==> flow/design.v <==
package opcodePkg;
typedef enum bit [4:0] {
	LOAD =		5'b00000,
	LOAD_FP =	5'b00001,
	CUSTOM_0 =	5'b00010,
	MISC_MEM =	5'b00011,
	OP_IMM =	5'b00100,
	AUIPC =		5'b00101,
	OP_IMM_32 =	5'b00110,
	LEN_48_0 =	5'b00111,
	STORE =		5'b01000,
	STORE_FP = 	5'b01001,
	CUSTOM_1 =	5'b01010,
	AMO = 		5'b01011,
	OP =		5'b01100,
	LUI =		5'b01101,
	OP_32 =		5'b01110,
	LEN_64 =	5'b01111,
	MADD =		5'b10000,
	MSUB =		5'b10001,
	NMSUB =		5'b10010,
	NMADD =		5'b10011,
	OP_FP =		5'b10100,
	RESERVED_0 =	5'b10101,
	CUSTOM_2 =	5'b10110,
	LEN_48_1 =	5'b10111,
	BRANCH =	5'b11000,
	JALR =		5'b11001,
	RESERVED_1 =	5'b11010,
	JAL =		5'b11011,
	SYSTEM =	5'b11100,
	RESERVED_2 =	5'b11101,
	CUSTOM_3 =	5'b11110,
	LEN_80 =	5'b11111
} opcode;
typedef enum bit [2:0] {
	FUNC3_BRANCH_BEQ =	3'b000,
	FUNC3_BRANCH_BNE =	3'b001,
	FUNC3_BRANCH_BLT =	3'b100,
	FUNC3_BRANCH_BGE =	3'b101,
	FUNC3_BRANCH_BLTU =	3'b110,
	FUNC3_BRANCH_BGEU =	3'b111
} FUNC3_BRANCH;
typedef enum bit [2:0] {
	FUNC3_SB =		3'b000,
	FUNC3_SH =		3'b001,
	FUNC3_SW =		3'b010,
	FUNC3_SBU =		3'b100,
	FUNC3_SHU =		3'b101
} FUNC3_LOAD_STORE;
typedef enum bit [2:0] {
	FUNC3_ADD_SUB =		3'b000,
	FUNC3_SLT =		3'b010,
	FUNC3_SLTU =		3'b011,
	FUNC3_XOR =		3'b100,
	FUNC3_OR =		3'b110,
	FUNC3_AND =		3'b111,
	FUNC3_SLL =		3'b001,
	FUNC3_SR =		3'b101
} FUNC3_OP_IMM;
typedef enum bit [6:0] {
	FUNC7_SR_SRL =	7'b0000000,
	FUNC7_SR_SRA =	7'b0100000
} FUNC7_SR;
typedef enum bit [6:0] {
	FUNC7_ADD_SUB_ADD = 	7'b0000000,
	FUNC7_ADD_SUB_SUB =	7'b0100000
} FUNC7_OP_ADD_SUB;
typedef enum bit [2:0] {
	FUNC3_MISC_MEM_FENCE =	3'b000
} FUNC3_MISC_MEM;
typedef enum bit [24:0] {
	FUNC_SYSTEM_ECALL = 25'b0,
	FUNC_SYSTEM_EBREAK = 25'h2000
} FUNC25_SYSTEM;
endpackage : opcodePkg
`default_nettype none
package rysyPkg;
	localparam int REG_LEN = 32;
	localparam int REG_NUM = 32;
	localparam int ADDR_LEN = 5;
	localparam NOP = 32'h00000013;
endpackage : rysyPkg
`default_nettype wire
package selectPkg;
	typedef enum bit [2:0] {
		SB,
		SH,
		SW,
		SBU,
		SHU
	} sel_type;
endpackage : selectPkg
`timescale 100ns / 10ns
module gpio (
  input wire [7:0] addr,
  input wire [3:0] be,
  input wire [31:0] wdata,
  input wire we,
  input wire clk,
  input wire rst,
  output wire [31:0] q,
  output wire [3:0] gpio
);
  reg [31:0] gpio_state;
  always@(posedge clk) begin
    if (rst)
      gpio_state <= {32{1'b0}};
    else if(we && addr == {32{1'b0}})
      gpio_state <= wdata;
  end
  assign gpio = ~gpio_state[3:0];
  assign q = gpio_state;
endmodule
* From RTL to reports: gpio *
Tool output for the design above, in the order of the flow.
Lines are those of the file above, counted from 1.
Operators: Yosys type, input widths -> output width; for muxes data width and select width s.
Cell names lack the library's common part.
A cell with n/a has no value.

design
  top = gpio
  clock port = clk
  cell library = sky130hd
  timing corner = tt_025C_1v80

* Word-level counts *
Counts by Yosys on the flattened word-level netlist (proc, flatten, opt, wreduce; memories kept). Register bits leave out memories and registers merged into their read ports (data or address); mux counts leave out enables and synchronous resets folded into registers. Print and check cells are left out. Cells with the same type and inputs are merged into one.

word-level totals
  output and inout bits = 36
  word-level cells = 4
  register bits after elaboration = 32

operators by class
  bitwise gates (word level) = 1
  reduce/logical cells = 2

operators by type and width
  cell               count
  $logic_not 8->1    1
  $not 4->4          1
  $logic_and 1x1->1  1

* Depth *
Yosys ltp: most cells in a row. Word level: on the elaborated netlist, between registers, memories and ports. Mapped: between sequential cells and ports; inverters and the memories' decode and read muxes count.

depth
  word-level depth = 2
  ABC_AREA = 0
  depth in mapped cells = 5
  gate-level depth less buffers = 3

* After synthesis *
Yosys stat after the flow's synthesis: flattened, memories mapped to cells. It holds for the ABC_AREA given above (unset counts as 0); a run with the other value may have another netlist.

mapped netlist
  mapped area = 1495.2 µm²
  buffer cells = 11
  cells in the netlist = 146
  area of sequential cells = 640.6 µm²
  flip-flops = 32

cells by type
  type      count
  dfxtp_1   32
  nand2b_1  64
  mux2i_1   32
  buf_12    3
  clkbuf_1  7
  inv_1     4
  buf_6     1
  and4b_1   1
  nor4_1    1
  nor3_1    1

* Timing after synthesis *
OpenSTA on the mapped netlist: ideal clock, no wires. The path of least setup slack (recovery checks aside). Input and output delay are each 20% of the period. Register names are those of the netlist, which keeps one name where synthesis merged equal registers.

timing path post-synthesis
  path type = input to register
  start = input port addr[2]
  end = register gpio_state[0]
  path buffers = 2
  setup slack = -0.002 ns
  external input delay = 0.236 ns
  data arrival time = 1.110 ns
  library setup time = 0.072 ns
  driving pins on the path = 5
  delay of the path = 0.946 ns
  period = 1.18 ns
  data required time = 1.108 ns
  synthesis period reached = 1.182 ns

"delay of the path" is the arrival time less input delay plus setup time.
"driving pins on the path": output pins that drive a net of the path, with the launching flip-flop's if there is one; two outputs of one cell count as two.
"synthesis period reached" is the clock period less the worst setup slack; recovery checks do not enter. This is arithmetic on one report: input and output delays are still those of the set period (20% each).
Between the ends stands the longest chain of elaborated cells between them, by number of cells; it is not shown to be the way that was timed. Of several equally long chains one is given.
A line is the first line of the expression or statement that the cell stems from. Yosys adds cells for indexed reads and writes and turns some case tables into memories.

on the way, post-synthesis
  path through = nor4_1 > and4b_1 > buf_6 > buf_12 > mux2i_1
  length of the longest elaborated chain = 2
  elaborated cells on any way between the ends = 2
  classes of those cells = reduce/logical (2)

ends and longest elaborated chain, post-synthesis
  element            RTL line  RTL
  start, declared    96        input wire [7:0] addr,
  $logic_not 8->1    109       else if(we && addr == {32{1'b0}})
  $logic_and 1x1->1  109
  end, assigned      108       gpio_state <= {32{1'b0}};
  end, assigned      110       gpio_state <= wdata;
  end, declared      105       reg [31:0] gpio_state;

* Timing after layout *
Path of least setup slack in the final report of run 2 (OpenROAD, finished layout, wires in). Where an end is a register, its clock arrival counts in the times.

timing path post-layout
  path type = input to register
  start = input port addr[5]
  end = register gpio_state[18]
  data required time = 1.53 ns
  period = 1.32 ns
  data arrival time = 1.37 ns
  external input delay = 0.26 ns
  path buffers = 3
  setup slack = 0.16 ns
  library setup time = 0.06 ns
  driving pins on the path = 6

Between the ends stands the longest chain of elaborated cells between them, by number of cells; it is not shown to be the way that was timed. Of several equally long chains one is given.

on the way, post-layout
  path through = buf_6 > nor4_4 > and4b_2 > buf_6 > clkbuf_16 > mux2i_1
  length of the longest elaborated chain = 2
  elaborated cells on any way between the ends = 2
  classes of those cells = reduce/logical (2)

ends and longest elaborated chain, post-layout
  element            RTL line  RTL
  start, declared    96        input wire [7:0] addr,
  $logic_not 8->1    109       else if(we && addr == {32{1'b0}})
  $logic_and 1x1->1  109
  end, assigned      108       gpio_state <= {32{1'b0}};
  end, assigned      110       gpio_state <= wdata;
  end, declared      105       reg [31:0] gpio_state;

Data sheet: physical implementation of gpio

Design gpio on sky130hd. What follows are 2 stored runs of the flow, each under its own settings; their order means nothing. The constraints put input and output delay at 20% of the set period each and load the outputs with 0.01 pF.
"achieved clock period (ns)" means the clock period less the worst setup slack. The figure is calculated, with input and output delays left at 20% of the set period.
By "worst setup path time (ns)" is meant the share of the clock period that the worst setup path is allowed (20% is reserved at inputs, 20% at outputs), minus its slack. Clock arrival times at its registers enter into it.
"finish__power__total" rests on the timing tool's default activity at the inputs, not on a simulated workload.

settings of run 1
{
  "period_ns": 1.66,
  "CORE_UTILIZATION": 49,
  "PLACE_DENSITY_LB_ADDON": 0.28,
  "CORE_ASPECT_RATIO": 0.51,
  "CORE_MARGIN": 9,
  "CELL_PAD_IN_SITES_GLOBAL_PLACEMENT": 2,
  "TNS_END_PERCENT": 90,
  "CAP_MARGIN": 30,
  "SLEW_MARGIN": 10,
  "MIN_ROUTING_LAYER": "met2"
}
report of run 1: did not finish, place, FLW-0024

settings of run 2
{
  "period_ns": 1.32,
  "CORE_UTILIZATION": 23,
  "SETUP_SLACK_MARGIN": 0.11,
  "PLACE_DENSITY": 0.8,
  "CORE_MARGIN": 4,
  "CELL_PAD_IN_SITES_DETAIL_PLACEMENT": 1,
  "GPL_TIMING_DRIVEN": 1,
  "CTS_CLUSTER_DIAMETER": 390,
  "SLEW_MARGIN": 5,
  "MIN_ROUTING_LAYER": "met2",
  "CAP_MARGIN": 20
}
report of run 2
yosys chip area after synthesis (um^2): 1495.2
finish__design__die__area: 7854.4
finish__design__instance__area__stdcell: 2546.2
finish__design__instance__utilization: 0.4033
finish__timing__setup__ws: 0.160
finish__timing__setup__tns: 0.000
finish__timing__hold__ws: 0.471
finish__power__total: 1.957e-03
achieved clock period (ns): 1.160
worst setup path time (ns): 0.90
worst setup path kind: input to register
